==> flow/design.v <==
interface apb_if (input pclk);
    logic [31:0]    paddr;
    logic [31:0]    pwdata;
    logic [31:0]    prdata;
    logic           pwrite;
    logic           psel;
    logic           penable;
    logic           presetn;
    modport MST (
        input  prdata,
        output paddr, pwdata, pwrite, psel, penable, presetn
    );
    modport SLV (
        input  paddr, pwdata, pwrite, psel, penable, presetn,
        output prdata
    );
endinterface
interface bus_if (input pclk);
    logic [31:0]    paddr;
    logic [31:0]    pwdata;
    logic [31:0]    prdata;
    logic           pwrite;
    logic           psel;
    logic           penable;
    logic           presetn;
endinterface
`timescale 1ns/ 100 ps
module FIFO_v #(
    parameter ADDR_W  = 4,
              DATA_W  = 24,
              BUFF_L  = 16,  
              ALMST_F = 3,
              ALMST_E = 3
)
(
    output  reg     [DATA_W- 1:0]  data_out,
    output  reg     [ADDR_W:0]     data_count,
    output  reg                    empty,
    output  reg                    full,
    output  reg                    almst_empty,
    output  reg                    almst_full,
    output  reg                    err,
    input   wire    [DATA_W -1:0]  data_in,
    input   wire                   wr_en,
    input   wire                   rd_en,
    input   wire                   n_reset,
    input   wire                   clk
);
    reg  [DATA_W-1:0]  mem_array [0:(2**ADDR_W)-1];
    reg  [ADDR_W-1:0]  rd_ptr        , wr_ptr;
    reg  [ADDR_W-1:0]  rd_ptr_nxt    , wr_ptr_nxt;
    reg                full_ff       , empty_ff;
    reg                full_ff_nxt   , empty_ff_nxt;
    reg                almst_f_ff    , almst_e_ff;
    reg                almst_f_ff_nxt, almst_e_ff_nxt;
    reg  [ADDR_W:0]    q_reg         , q_nxt;
    reg                q_add         , q_sub;
    always @ (posedge clk) begin : reg_update
        if(n_reset == 1'b0) begin
            rd_ptr     <= {(ADDR_W-1){1'b0}};
            wr_ptr     <= {(ADDR_W-1){1'b0}};
            full_ff    <= 1'b0;
            empty_ff   <= 1'b1;
            almst_f_ff <= 1'b0;
            almst_e_ff <= 1'b1;
            q_reg      <= {(ADDR_W){1'b0}};
        end
        else begin
            rd_ptr     <= rd_ptr_nxt;
            wr_ptr     <= wr_ptr_nxt;
            full_ff    <= full_ff_nxt;
            empty_ff   <= empty_ff_nxt;
            almst_f_ff <= almst_f_ff_nxt;
            almst_e_ff <= almst_e_ff_nxt;
            q_reg      <= q_nxt;
        end
    end  
    always @ ( almst_e_ff, almst_f_ff, q_reg) begin : Wtr_Mrk_Cont
        almst_e_ff_nxt = almst_e_ff;
        almst_f_ff_nxt = almst_f_ff;
        if(q_reg < ALMST_E)
            almst_e_ff_nxt = 1'b1;
        else
            almst_e_ff_nxt = 1'b0;
        if(q_reg > BUFF_L-ALMST_F)
            almst_f_ff_nxt = 1'b1;
        else
            almst_f_ff_nxt = 1'b0;
    end  
    always @ (wr_en, rd_en, wr_ptr, rd_ptr, empty_ff, full_ff, q_reg) begin
        wr_ptr_nxt   = wr_ptr;  
        rd_ptr_nxt   = rd_ptr;
        full_ff_nxt  = full_ff;
        empty_ff_nxt = empty_ff;
        q_add        = 1'b0;
        q_sub        = 1'b0;
        if(wr_en == 1'b1 & rd_en == 1'b0) begin
            if(full_ff == 1'b0) begin
                if(wr_ptr < BUFF_L-1) begin
                    q_add        = 1'b1;
                    wr_ptr_nxt   = wr_ptr + 1;
                    empty_ff_nxt = 1'b0;
                end
                else begin
                    wr_ptr_nxt   = {(ADDR_W-1){1'b0}};
                    empty_ff_nxt = 1'b0;
                end
                if( (wr_ptr+1 == rd_ptr) || ((wr_ptr == BUFF_L-1) && (rd_ptr == 1'b0)))
                    full_ff_nxt = 1'b1;
            end
        end
        if( (wr_en == 1'b0) && (rd_en == 1'b1)) begin
            if(empty_ff == 1'b0) begin
                if(rd_ptr < BUFF_L-1 ) begin
                    if(q_reg > 0)
                        q_sub = 1'b1;
                    else
                        q_sub = 1'b0;
                    rd_ptr_nxt  = rd_ptr + 1;
                    full_ff_nxt = 1'b0;
                end
                else begin
                    rd_ptr_nxt  = {(ADDR_W-1){1'b0}};
                    full_ff_nxt = 1'b0;
                end
                if( (rd_ptr  + 1 == wr_ptr) || ((rd_ptr == BUFF_L -1) && (wr_ptr == 1'b0 )))
                    empty_ff_nxt = 1'b1;
            end
        end
        if( (wr_en == 1'b1) && (rd_en == 1'b1)) begin
            if(wr_ptr < BUFF_L -1)
                wr_ptr_nxt = wr_ptr  + 1;
            else
                wr_ptr_nxt = {(ADDR_W-1){1'b0}};
            if(rd_ptr < BUFF_L -1)
                rd_ptr_nxt = rd_ptr + 1;
            else
                rd_ptr_nxt = {(ADDR_W-1){1'b0}};
        end
    end   
    always @ (posedge clk) begin : mem_cont
        if( n_reset == 1'b0) begin
            mem_array[rd_ptr] <= {(DATA_W-1){1'b0}};
            data_out          <= {(DATA_W-1){1'b0}};
            err               <= 1'b0;
        end
        else begin
            if( (wr_en == 1'b1) && (full_ff == 1'b0) ) begin
                mem_array[wr_ptr] <= data_in;
                err               <= 1'b0;
            end
            else if( (wr_en == 1'b1) && (full_ff == 1'b1))  
                err               <= 1'b1;
            if( (rd_en == 1'b1) && (empty_ff == 1'b0)) begin
                data_out <= mem_array[rd_ptr];
                err      <= 1'b0;
            end
            else if( (rd_en == 1'b1) && (empty_ff == 1'b1))
                err      <= 1'b1;
        end  
    end  
    always @ ( q_sub, q_add, q_reg) begin : Counter
        case( {q_sub , q_add} )
            2'b01 :
                    q_nxt = q_reg + 1;
            2'b10 :
                    q_nxt = q_reg - 1;
            default :
                    q_nxt = q_reg;
        endcase
    end     
    always @ (full_ff, empty_ff, almst_e_ff, almst_f_ff, q_reg) begin
        full        = full_ff;
        empty       = empty_ff;
        almst_empty = almst_e_ff;
        almst_full  = almst_f_ff;
        data_count  = q_reg;
    end
endmodule
== Reports on FIFO_v ==
What the tools print for FIFO_v, step after step.
Line numbers count from 1 in the design file above.
Operators: Yosys type, input widths -> output width; for muxes data width and select width s.
Not given: --

* Top module: FIFO_v
* Clock port: clk
* Standard-cell library: sky130hd
* Corner: tt_025C_1v80

== After elaboration ==
Source: Yosys, flattened and elaborated, memories not mapped. Widths are those after wreduce. Registers that Yosys merges into a memory's read port (data or address) are not register bits. Print and check cells do not count. Equal cells are merged and count once.
Yosys's memory passes give these memory sizes; they may raise the number of words (mostly to a power of two), join words into wider ones and drop unused or constant bits.

* Cells after elaboration: 95
* Input port bits: 28
* Output and inout bits: 34
* Memory bits (writable): 384
* Word width x clocked read ports: 24
* Memories: 1
* Bits in registers: 18

{| class="wikitable"
|+ Memory list
! memory !! words !! bits a word !! read ports !! wr ports !! line !! RTL
|-
| mem_array || 16 || 24 || 1 || 1 || 49 || <nowiki>reg  [DATA_W-1:0]  mem_array [0:(2**ADDR_W)-1];</nowiki>
|}

* Multiplexer cells: 42
* Reductions and logical operators: 21
* Add/sub/neg operators: 4
* Magnitude comparators: 5
* Bitwise operators: 6
* Equal/unequal tests: 8

{| class="wikitable"
|+ Operators by type and width
! cell !! count
|-
| $mux 24 || 3
|-
| $eq 32x4->1 || 2
|-
| $mux 4 || 12
|-
| $mux 1 || 26
|-
| $reduce_or 24->1 || 1
|-
| $add 4x1->5 const B || 2
|-
| $pmux 5 s2 || 1
|-
| $logic_and 1x1->1 || 8
|-
| $lt 4x4->1 const B || 2
|-
| $eq 4x4->1 const B || 2
|-
| $logic_not 4->1 || 2
|-
| $reduce_bool 2->1 || 3
|-
| $not 1->1 || 5
|-
| $add 5x1->5 const B || 1
|-
| $sub 5x1->5 const B || 1
|-
| $gt 5x1->1 const B || 1
|-
| $lt 5x2->1 const B || 1
|-
| $gt 5x4->1 const B || 1
|-
| $ne 2x1->1 const B || 2
|-
| $reduce_and 2->1 || 2
|-
| $reduce_bool 3->1 || 1
|-
| $logic_or 1x1->1 || 2
|-
| $eq 2x1->1 const B || 1
|-
| $eq 2x2->1 const B || 1
|-
| $reduce_or 2->1 || 1
|-
| $and 1x1->1 || 1
|-
| $logic_not 1->1 || 1
|}

== Longest topological paths ==
Yosys ltp: most cells in a row. Word level: on the elaborated netlist, between registers, memories and ports. Mapped: between sequential cells and ports; inverters and the memories' decode and read muxes count.

* Depth in word-level cells: 8
* ABC_AREA: 0
* Gate-level depth with buffers: 11
* Mapped depth without buffers: 10

== Synthesis result ==
Source: synth_stat.txt of the flow (Yosys; design flattened, memories mapped). It holds for the ABC_AREA given above (unset counts as 0); a run with the other value may have another netlist.
The area totals of this step are shown rounded.

* Cell count: 852
* Flip-flops: 426
* Buffer cells: 52
* Sequential part of the area: 12400 sq um
* Chip area (Yosys): 16700 sq um

{| class="wikitable"
|+ Cells by type
! cell !! count !! area in all (sq um)
|-
| sky130_fd_sc_hd__edfxtp_1 || 384 || 1.15E+04
|-
| sky130_fd_sc_hd__mux4_2 || 82 || 1.85E+03
|-
| sky130_fd_sc_hd__dfxtp_1 || 42 || 840.806
|-
| sky130_fd_sc_hd__mux4_1 || 14 || 367.853
|-
| sky130_fd_sc_hd__mux2i_1 || 28 || 280.269
|-
| sky130_fd_sc_hd__o211ai_1 || 25 || 187.68
|-
| sky130_fd_sc_hd__a22oi_1 || 24 || 180.173
|-
| sky130_fd_sc_hd__and2_1 || 24 || 150.144
|-
| sky130_fd_sc_hd__nand2_1 || 35 || 131.376
|-
| sky130_fd_sc_hd__nor2_1 || 30 || 112.608
|-
| sky130_fd_sc_hd__buf_6 || 9 || 101.347
|-
| sky130_fd_sc_hd__ha_1 || 7 || 87.584
|-
| sky130_fd_sc_hd__buf_2 || 17 || 85.082
|-
| sky130_fd_sc_hd__clkbuf_1 || 20 || 75.072
|-
| sky130_fd_sc_hd__a31oi_1 || 11 || 68.816
|-
| sky130_fd_sc_hd__xnor2_1 || 7 || 61.309
|-
| sky130_fd_sc_hd__xor2_1 || 7 || 61.309
|-
| sky130_fd_sc_hd__a21oi_1 || 12 || 60.058
|}

Other cell types: 29; their cells: 74.

== Timing after synthesis ==
Path of least setup slack by OpenSTA after synthesis, without wires, with an ideal clock, recovery checks aside; 20% of the period is set as input and as output delay. Where synthesis merged equal registers, the netlist keeps one of their names.

* Path type: input-to-reg
* From: in wr_en
* To: mem mem_array[9][0]
* Launch time at the first pin: 684 ps
* Setup time: 405 ps
* Stages on the path: 6
* Delay of the path: 2314 ps
* Input delay: 684 ps
* Clock period: 3420 ps
* Buffers on the path: 3
* Data arrival time: 2593 ps
* Path slack: 422 ps
* Period reached after synthesis: 2998 ps

"delay of the path" is the arrival time less input delay plus setup time.
"stages on the path": output pins that drive a net of the path, with the launching flip-flop's if there is one; two outputs of one cell count as two.
"period reached after synthesis" is the clock period less the worst setup slack; recovery checks do not enter. This is arithmetic on one report: input and output delays are still those of the set period (20% each).
The rows between start and end are the longest chain of elaborated cells between them; the timing report does not say that the signal goes this way. Where chains are equally long, one stands for them.
Each line given opens the expression or statement behind the cell; cells for indexed reads and writes are added by Yosys, which also makes memories of some case tables.
The path ends at the enable pin of a flip-flop; only ways to that pin are counted.

* Path through: sky130_fd_sc_hd__clkbuf_2 sky130_fd_sc_hd__and3b_1 sky130_fd_sc_hd__clkbuf_1 sky130_fd_sc_hd__buf_2 sky130_fd_sc_hd__a31oi_1 sky130_fd_sc_hd__nor2_1
* Length of the longest elaborated chain: 5
* Elaborated cells on any way between the ends: 8
* Source lines of those cells: 2

{| class="wikitable"
|+ RTL lines, path after synthesis
! item !! line !! RTL
|-
| start, declared || 44 || <nowiki>input   wire                   wr_en,</nowiki>
|-
| $logic_and 1x1->1 || 148 || <nowiki>if( (wr_en == 1'b1) && (full_ff == 1'b0) ) begin</nowiki>
|-
| $mux 1 || 148 ||
|-
| $mux 1 || 142 || <nowiki>if( n_reset == 1'b0) begin</nowiki>
|-
| $reduce_or 24->1 || -- ||
|-
| $mux 4 || -- ||
|-
| end, declared || 49 || <nowiki>reg  [DATA_W-1:0]  mem_array [0:(2**ADDR_W)-1];</nowiki>
|}

== Path in the finished layout ==
Path of least setup slack in the final report of record 2 (OpenROAD, finished layout, wires in). Where an end is a register, its clock arrival counts in the times.
The report prints the path's times to 10 ps; the period is as set.

* Path type: reg-to-reg
* From: reg wr_ptr[0]
* To: reg q_reg[4]
* Path slack: 210 ps
* Clock period: 2650 ps
* Buffers on the path: 0
* Launch time at the first pin: 540 ps
* Setup time: 80 ps
* Data arrival time: 2900 ps
* Stages on the path: 11

The rows between start and end are the longest chain of elaborated cells between them; the timing report does not say that the signal goes this way. Where chains are equally long, one stands for them.

* Path through: sky130_fd_sc_hd__dfxtp_4 sky130_fd_sc_hd__ha_4 sky130_fd_sc_hd__and3_4 sky130_fd_sc_hd__or3_4 sky130_fd_sc_hd__ha_4 sky130_fd_sc_hd__xor2_1 sky130_fd_sc_hd__ha_2 sky130_fd_sc_hd__a21oi_4 sky130_fd_sc_hd__a32oi_1 sky130_fd_sc_hd__a31oi_1 sky130_fd_sc_hd__mux2i_1
* Length of the longest elaborated chain: 6
* Elaborated cells on any way between the ends: 8

{| class="wikitable"
|+ RTL lines, path after layout
! item !! line !! RTL
|-
| start, declared || 50 || <nowiki>reg  [ADDR_W-1:0]  rd_ptr        , wr_ptr;</nowiki>
|-
| start, assigned || 61 || <nowiki>wr_ptr     <= {(ADDR_W-1){1'b0}};</nowiki>
|-
| start, assigned || 70 || <nowiki>wr_ptr     <= wr_ptr_nxt;</nowiki>
|-
| $lt 4x4->1 || 99 || <nowiki>if(wr_ptr < BUFF_L-1) begin</nowiki>
|-
| $mux 1 || 99 ||
|-
| $mux 1 || 98 || <nowiki>if(full_ff == 1'b0) begin</nowiki>
|-
| $mux 1 || 97 || <nowiki>if(wr_en == 1'b1 & rd_en == 1'b0) begin</nowiki>
|-
| $eq 2x2->1 || 163 || <nowiki>case( {q_sub , q_add} )</nowiki>
|-
| $pmux 5 s2 || 163 ||
|-
| end, assigned || 66 || <nowiki>q_reg      <= {(ADDR_W){1'b0}};</nowiki>
|-
| end, assigned || 75 || <nowiki>q_reg      <= q_nxt;</nowiki>
|-
| end, declared || 56 || <nowiki>reg  [ADDR_W:0]    q_reg         , q_nxt;</nowiki>
|}

FIFO_v through Yosys and OpenROAD on sky130hd: 2 stored runs, unordered, with their settings and measured results. The constraints put input and output delay at 20% of the set period each and load the outputs with 0.01 pF.
"achieved clock period" = clock period - worst setup slack. The figure is calculated, with input and output delays left at 20% of the set period.
"worst setup path time" is the time allowed to the run's worst setup path (the clock period less input and output delay, where it has them) less its slack. Clock arrival times count: a late capture clock shortens it, a late launch clock lengthens it.
By "power" is meant OpenSTA's value without simulated activity: inputs other than the clock are taken to toggle once in ten clock periods, and the tool carries that through the logic.
"worst setup path time" is known to 10 ps.
The measured numbers are rounded.

Record 1
==> flow/run.sh <==
#!/bin/bash
# the make line also repeats the synthesis and layout settings of config.mk as NAME=value (left out here)
make -C /OpenROAD-flow-scripts/flow DESIGN_CONFIG=/design/flow/config.mk WORK_HOME=/design/flow/orfs CLKGATE_MAP_FILE= finish
==> flow/config.mk <==
export PLATFORM = sky130hd
export DESIGN_NAME = FIFO_v
export DESIGN_NICKNAME = FIFO_v
export VERILOG_FILES = /design/flow/design.v
export SDC_FILE = /design/flow/constraint.sdc
export NUM_CORES = 4
export LEC_CHECK = 0
export CAP_MARGIN = 15
export CELL_PAD_IN_SITES_GLOBAL_PLACEMENT = 1
export CORE_ASPECT_RATIO = 1.05
export CORE_MARGIN = 2
export CORE_UTILIZATION = 71
export CTS_CLUSTER_DIAMETER = 345
export MIN_ROUTING_LAYER = met2
export PLACE_DENSITY_LB_ADDON = 0.13
export SETUP_SLACK_MARGIN = 0.31
export SLEW_MARGIN = 20
export TNS_END_PERCENT = 50
==> flow/constraint.sdc <==
create_clock -name core_clock -period 2.27 [get_ports {clk}]
set_input_delay 0.4540 -clock core_clock [delete_from_list [all_inputs] [get_ports {clk}]]
set_output_delay 0.4540 -clock core_clock [all_outputs]
set_load 0.01 [all_outputs]

==> results of record 1 <==
did not finish, routing stopped with GRT-0232

Record 2
==> flow/run.sh <==
#!/bin/bash
# the make line also repeats the synthesis and layout settings of config.mk as NAME=value (left out here)
make -C /OpenROAD-flow-scripts/flow DESIGN_CONFIG=/design/flow/config.mk WORK_HOME=/design/flow/orfs CLKGATE_MAP_FILE= finish
==> flow/config.mk <==
export PLATFORM = sky130hd
export DESIGN_NAME = FIFO_v
export DESIGN_NICKNAME = FIFO_v
export VERILOG_FILES = /design/flow/design.v
export SDC_FILE = /design/flow/constraint.sdc
export NUM_CORES = 4
export LEC_CHECK = 0
export CAP_MARGIN = 40
export CELL_PAD_IN_SITES_DETAIL_PLACEMENT = 1
export CELL_PAD_IN_SITES_GLOBAL_PLACEMENT = 2
export CORE_ASPECT_RATIO = 0.58
export CORE_MARGIN = 6
export CORE_UTILIZATION = 48
export CTS_CLUSTER_DIAMETER = 98
export GPL_ROUTABILITY_DRIVEN = 1
export MAX_ROUTING_LAYER = met4
export MIN_ROUTING_LAYER = met1
export PLACE_DENSITY_LB_ADDON = 0.23
export SETUP_SLACK_MARGIN = 0.2
export SLEW_MARGIN = 20
==> flow/constraint.sdc <==
create_clock -name core_clock -period 2.65 [get_ports {clk}]
set_input_delay 0.5300 -clock core_clock [delete_from_list [all_inputs] [get_ports {clk}]]
set_output_delay 0.5300 -clock core_clock [all_outputs]
set_load 0.01 [all_outputs]

==> results of record 2 <==
chip area after synthesis (Yosys): 16700 sq um
die area: 39600 sq um
standard-cell area of the final layout: 19700 sq um
utilization: 58.0%
worst setup slack after layout: 211 ps
total negative slack: 0 ps
worst hold slack: 474 ps
power: 14.2 mW
achieved clock period: 2439 ps
worst setup path time: 2440 ps
worst setup path kind: reg-to-reg
