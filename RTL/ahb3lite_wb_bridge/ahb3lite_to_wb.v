==> flow/design.v <==
interface apb_if (input pclk);
    logic [31:0]    paddr;
    logic [31:0]    pwdata;
    logic [31:0]    prdata;
    logic           pwrite;
    logic           psel;
    logic           penable;
    logic           presetn;
    modport MST (
        input  prdata,
        output paddr, pwdata, pwrite, psel, penable, presetn
    );
    modport SLV (
        input  paddr, pwdata, pwrite, psel, penable, presetn,
        output prdata
    );
endinterface
interface bus_if (input pclk);
    logic [31:0]    paddr;
    logic [31:0]    pwdata;
    logic [31:0]    prdata;
    logic           pwrite;
    logic           psel;
    logic           penable;
    logic           presetn;
endinterface
module ahb3lite_to_wb (
  clk_i,
  rst_n_i,
  sHADDR,
  sHWDATA,
  sHWRITE,
  sHREADYOUT,
  sHSIZE,
  sHBURST,
  sHSEL,
  sHTRANS,
  sHRDATA,
  sHRESP,
  sHREADY,
  sHPROT,
  to_wb_dat_i,
  to_wb_adr_i,
  to_wb_sel_i,
  to_wb_we_i,
  to_wb_cyc_i,
  to_wb_stb_i,
  from_wb_dat_o,
  from_wb_ack_o,
  from_wb_err_o
  );
input           clk_i;
input	        rst_n_i;
input   [31:0]  sHADDR;
input   [31:0]  sHWDATA;
input           sHWRITE;
input   [ 2:0]  sHSIZE;
input   [ 2:0]  sHBURST;
input           sHSEL;
input   [ 1:0]  sHTRANS;
input           sHREADY;
input   [ 3:0]  sHPROT;
output          sHREADYOUT;
output  [31:0]  sHRDATA;
output          sHRESP;
output  [31:0]  to_wb_dat_i;
output  [31:0]  to_wb_adr_i;
output  [ 3:0]  to_wb_sel_i;
output          to_wb_we_i;
output          to_wb_cyc_i;
output          to_wb_stb_i;
input   [31:0]  from_wb_dat_o;
input           from_wb_ack_o;
input           from_wb_err_o;
reg         NextsHRESP;
reg         isHRESP;
reg         Nextto_wb_cyc_i;
reg         ito_wb_cyc_i;
reg         Nextto_wb_stb_i;
reg         ito_wb_stb_i;
reg [ 3:0]  Nextto_wb_sel_i;
reg [ 3:0]  ito_wb_sel_i;
reg [31:0]  Nextto_wb_adr_i;
reg [31:0]  ito_wb_adr_i;
reg         Nextto_wb_we_i;
reg         ito_wb_we_i;
assign to_wb_adr_i   = ito_wb_adr_i;
assign to_wb_we_i    = ito_wb_we_i;
assign to_wb_dat_i   = sHWDATA;
assign to_wb_sel_i   = ito_wb_sel_i;
assign sHRDATA       = from_wb_dat_o;
assign sHREADYOUT    = (to_wb_stb_i)   ? from_wb_ack_o : 1'b1;
assign sHRESP        = (from_wb_err_o) ? 1'b1          : isHRESP;
assign to_wb_cyc_i   = ito_wb_cyc_i;
assign to_wb_stb_i   = ito_wb_stb_i;
always @(*)
begin
  NextsHRESP      = isHRESP;
  Nextto_wb_cyc_i = ito_wb_cyc_i;
  Nextto_wb_stb_i = ito_wb_stb_i;
  Nextto_wb_adr_i = ito_wb_adr_i;
  Nextto_wb_we_i  = ito_wb_we_i;
  Nextto_wb_sel_i = ito_wb_sel_i;
  if(sHSEL)
    begin
      if(sHREADY)
        begin
          if(sHSIZE != 3'b010)
            begin
              Nextto_wb_we_i  = 1'b0;
              Nextto_wb_cyc_i = 1'b0;
              Nextto_wb_stb_i = 1'b0;
              Nextto_wb_adr_i = 32'b0;
              Nextto_wb_sel_i = 4'b0;
              if(sHTRANS == 2'b00)
                NextsHRESP    = 1'b0;
              else
                NextsHRESP    = 1'b1;
            end
          else
            begin
              case(sHTRANS)
                2'b00:
                  begin
                    NextsHRESP      = 1'b0;
                    Nextto_wb_cyc_i = 1'b0;
                    Nextto_wb_stb_i = 1'b0;
                    Nextto_wb_adr_i = 32'b0;
                    Nextto_wb_sel_i = 4'b0;
                  end
                2'b01:
                  begin
                    Nextto_wb_cyc_i = 1'b1;
                    Nextto_wb_stb_i = 1'b0;
                  end
                2'b10,2'b11:
                  begin
                    NextsHRESP      = 1'b0;
                    Nextto_wb_cyc_i = 1'b1;
                    Nextto_wb_stb_i = 1'b1;
                    Nextto_wb_adr_i = sHADDR;
                    Nextto_wb_we_i  = sHWRITE;
                    Nextto_wb_sel_i = 4'b1111;
                  end
              endcase
            end
        end
      else
        begin
        end
    end
  else
    begin
      NextsHRESP      = 1'b0;
      Nextto_wb_we_i  = 1'b0;
      Nextto_wb_cyc_i = 1'b0;
      Nextto_wb_stb_i = 1'b0;
      Nextto_wb_adr_i = 32'b0;
      Nextto_wb_sel_i = 3'b0;
    end
end
always @(posedge clk_i or negedge rst_n_i)
begin
  if(!rst_n_i)
    begin
      isHRESP      <= 1'b0;
      ito_wb_cyc_i <= 1'b0;
      ito_wb_stb_i <= 1'b0;
      ito_wb_adr_i <= 32'b0;
      ito_wb_we_i  <= 1'b0;
      ito_wb_sel_i <= 4'b0;
    end
  else
    begin
      isHRESP      <= NextsHRESP;
      ito_wb_cyc_i <= Nextto_wb_cyc_i;
      ito_wb_stb_i <= Nextto_wb_stb_i;
      ito_wb_adr_i <= Nextto_wb_adr_i;
      ito_wb_we_i  <= Nextto_wb_we_i;
      ito_wb_sel_i <= Nextto_wb_sel_i;
    end
end
endmodule
# Reports on ahb3lite_to_wb
# What the tools print for ahb3lite_to_wb, step after step.
# Lines are those of the file above, counted from 1.
# Library cell names are shortened.
# The mark -- stands for no value.
# inputs
top	ahb3lite_to_wb
clk_port	clk_i
cell_library	sky130hd
pvt_corner	tt_025C_1v80

# Word level
# Source: Yosys, flattened and elaborated, memories not mapped. Widths are those after wreduce. Registers that Yosys merges into a memory's read port (data or address) are not register bits. Print and check cells do not count. Equal cells are merged and count once.
# bits
ff_bits	40
n_memories	0
latch_bits	0
out_inout_bits	105
input_bits	115
clocked_rd_ports_x_width	0
wordCells	47
ramBits	0
mem_bits_ro	0
# op_classes
shift	0
logic	0
n_eq	7
n_mux	27
cmp	0
n_mul	0
add_sub_neg	0
div_mod_pow	0
reduce_and_logical	7
# ops
operator	n
32-bit two-way mux	3
32-bit case mux with 2-bit select	1
1-bit two-way mux	17
4-bit two-way mux	3
4-bit case mux with 2-bit select	1
3-bit by 2-bit inequality test with 1-bit output with constant B	2
3-bit OR reduction	2
2-bit == test with constant B	2
2-bit AND reduction	2
2-bit OR reduction	2
1-bit case mux with 2-bit select	2
3-bit inequality test with constant B	1
2-bit by 1-bit == test with 1-bit output with constant B	1
2-bit by 1-bit inequality test with 1-bit output with constant B	1
2-bit logical NOT	1

# Depth
# Yosys ltp: most cells in a row. Word level: on the elaborated netlist, between registers, memories and ports. Mapped: between sequential cells and ports; inverters and the memories' decode and read muxes count.
# depth
depth_word	6
ABC_AREA	0
mapped_depth	5
mapped_depth_nobuf	3

# Netlist
# Source: synth_stat.txt of the flow (Yosys; design flattened, memories mapped). It holds for the ABC_AREA given above (unset counts as 0); a run with the other value may have another netlist.
# Totals and module areas in this step are rounded.
# mapped
cell_count	163
buf_cells	74
ff_cells	37
seq_area_um2	926
mapped_area_um2	2010
# types
type	n	area_total_um2
dfrtp_1	37	925.888
buf_4	67	502.982
a22o_2	27	270.259
buf_12	4	80.077
a22o_1	5	43.792
buf_6	3	33.782
nor3b_4	1	18.768
a21o_1	2	15.014
nand2b_1	2	12.512
a41o_2	1	11.261
and4_4	1	11.261
a32o_1	1	10.01
o2bb2ai_1	1	8.758
a211oi_1	1	7.507
a21boi_0	1	7.507
inv_1	2	7.507
nand2_1	2	7.507
nor3b_1	1	7.507
# Not listed: further types 4, cells in them 4.

# Worst setup path after synthesis
# OpenSTA on the mapped netlist: ideal clock, no wires. The path of least setup slack (recovery checks aside). Input and output delay are each 20% of the period. Register names are those of the netlist, which keeps one name where synthesis merged equal registers.
# synth_timing
kind	input-to-reg
startpoint	input sHSIZE[1]
endpoint	register ito_wb_adr_i[0]
setup_ps	121
arrival_ps	1078
period_ps	1210
launch_ps	242
setup_slack_ps	11
in_delay_ps	242
path_buffers	1
path_stages	4
delay_ps	957
t_required_ps	1089
period_less_setup_slack_ps	1199
# "delay_ps" is the arrival time less input delay plus setup time.
# "path_stages": output pins that drive a net of the path, with the launching flip-flop's if there is one; two outputs of one cell count as two.
# "period_less_setup_slack_ps" = period - worst setup slack (recovery checks aside). The figure is calculated, with input and output delays left at 20% of the set period.
# The rows between start and end are the longest chain of elaborated cells between them; the timing report does not say that the signal goes this way. Where chains are equally long, one stands for them.
# Each line given opens the expression or statement behind the cell; cells for indexed reads and writes are added by Yosys, which also makes memories of some case tables.
# synth_between
cell_sequence	nor3b_4 > a41o_2 > buf_6 > a22o_2
elab_chain_cells	4
cells_between	6
cone_lines	3
classes_between	2 x eq/ne; 3 x mux; 1 x reduce/logical
# synth_rtl
element	line_no	rtl
start: declaration	57	input   [ 2:0]  sHSIZE;
3-bit by 2-bit inequality test with 1-bit output	108	if(sHSIZE != 3'b010)
32-bit two-way mux	108
32-bit two-way mux	106	if(sHREADY)
32-bit two-way mux	104	if(sHSEL)
end: assignment	169	ito_wb_adr_i <= 32'b0;
end: assignment	178	ito_wb_adr_i <= Nextto_wb_adr_i;
end: declaration	84	reg [31:0]  ito_wb_adr_i;

# Path in the finished layout
# Path of least setup slack in the final report of entry A (OpenROAD, finished layout, wires in). Where an end is a register, its clock arrival counts in the times.
# The path's times are printed in steps of 10 ps; the period is the one set.
# layout_timing
kind	input-to-output
startpoint	input from_wb_ack_o
endpoint	output sHREADYOUT
path_buffers	2
launch_ps	390
t_required_ps	1570
out_delay_ps	390
arrival_ps	1450
path_stages	3
setup_slack_ps	110
period_ps	1960
in_delay_ps	390
# The rows between start and end are the longest chain of elaborated cells between them; the timing report does not say that the signal goes this way. Where chains are equally long, one stands for them.
# layout_between
cell_sequence	clkdlybuf4s50_1 > nand2b_1 > clkdlybuf4s50_1
elab_chain_cells	1
cells_between	1
cone_lines	1
classes_between	1 x mux
# layout_rtl
element	line_no	rtl
start: declaration	73	input           from_wb_ack_o;
1-bit two-way mux	92	assign sHREADYOUT    = (to_wb_stb_i)   ? from_wb_ack_o : 1'b1;
end: declaration	63	output          sHREADYOUT;

# Top module ahb3lite_to_wb; platform sky130hd; tools Yosys and OpenROAD; 2 stored runs in no particular order. Input and output delays are each 20% of the period that was set; the output load is 0.01 pF.
# By "achievedPeriod_ps" is meant the clock period of the run minus its worst setup slack. This is arithmetic on one report: input and output delays are still those of the set period (20% each).
# "worst_path_ps" = time allowed to the worst setup path (clock period - input delay - output delay, where it has them) - its slack; a late launch clock adds to it, a late capture clock takes from it.
# "power_total_uw" rests on the timing tool's default activity at the inputs, not on a simulated workload.
# "worst_path_ps" is given in steps of 10 ps.
# Measured values are rounded.
# Settings: -- = not set for that run.
# A result given as -- is not shown for that run.
run name	period_ns	CORE_UTILIZATION	PLACE_DENSITY	HOLD_SLACK_MARGIN	CELL_PAD_IN_SITES_GLOBAL_PLACEMENT	ABC_AREA	CTS_CLUSTER_SIZE	CAP_MARGIN	MAX_ROUTING_LAYER	CORE_MARGIN	SLEW_MARGIN	PLACE_DENSITY_LB_ADDON	CELL_PAD_IN_SITES_DETAIL_PLACEMENT	TNS_END_PERCENT	GPL_TIMING_DRIVEN	ys_area_um2	total_die_area_um2	finish.stdcell_area_um2	final_setup_ws_ps	fin_tns_ps	worst_hold_slack_ps	power_total_uw	achievedPeriod_ps	worst_path_ps	path_kind
entry A	1.96	17	0.57	0.11	0	0	84	20	met4	2	20	--	--	--	--	2010	12700	2660	114	0	502	1730	1846	1060	input-to-output
entry B	1.49	69	--	--	0	1	--	20	--	2	20	0.06	1	50	1	--	--	--	--	--	--	--	--	--	--
# Entry B: not finished: placement ended with error DPL-0033
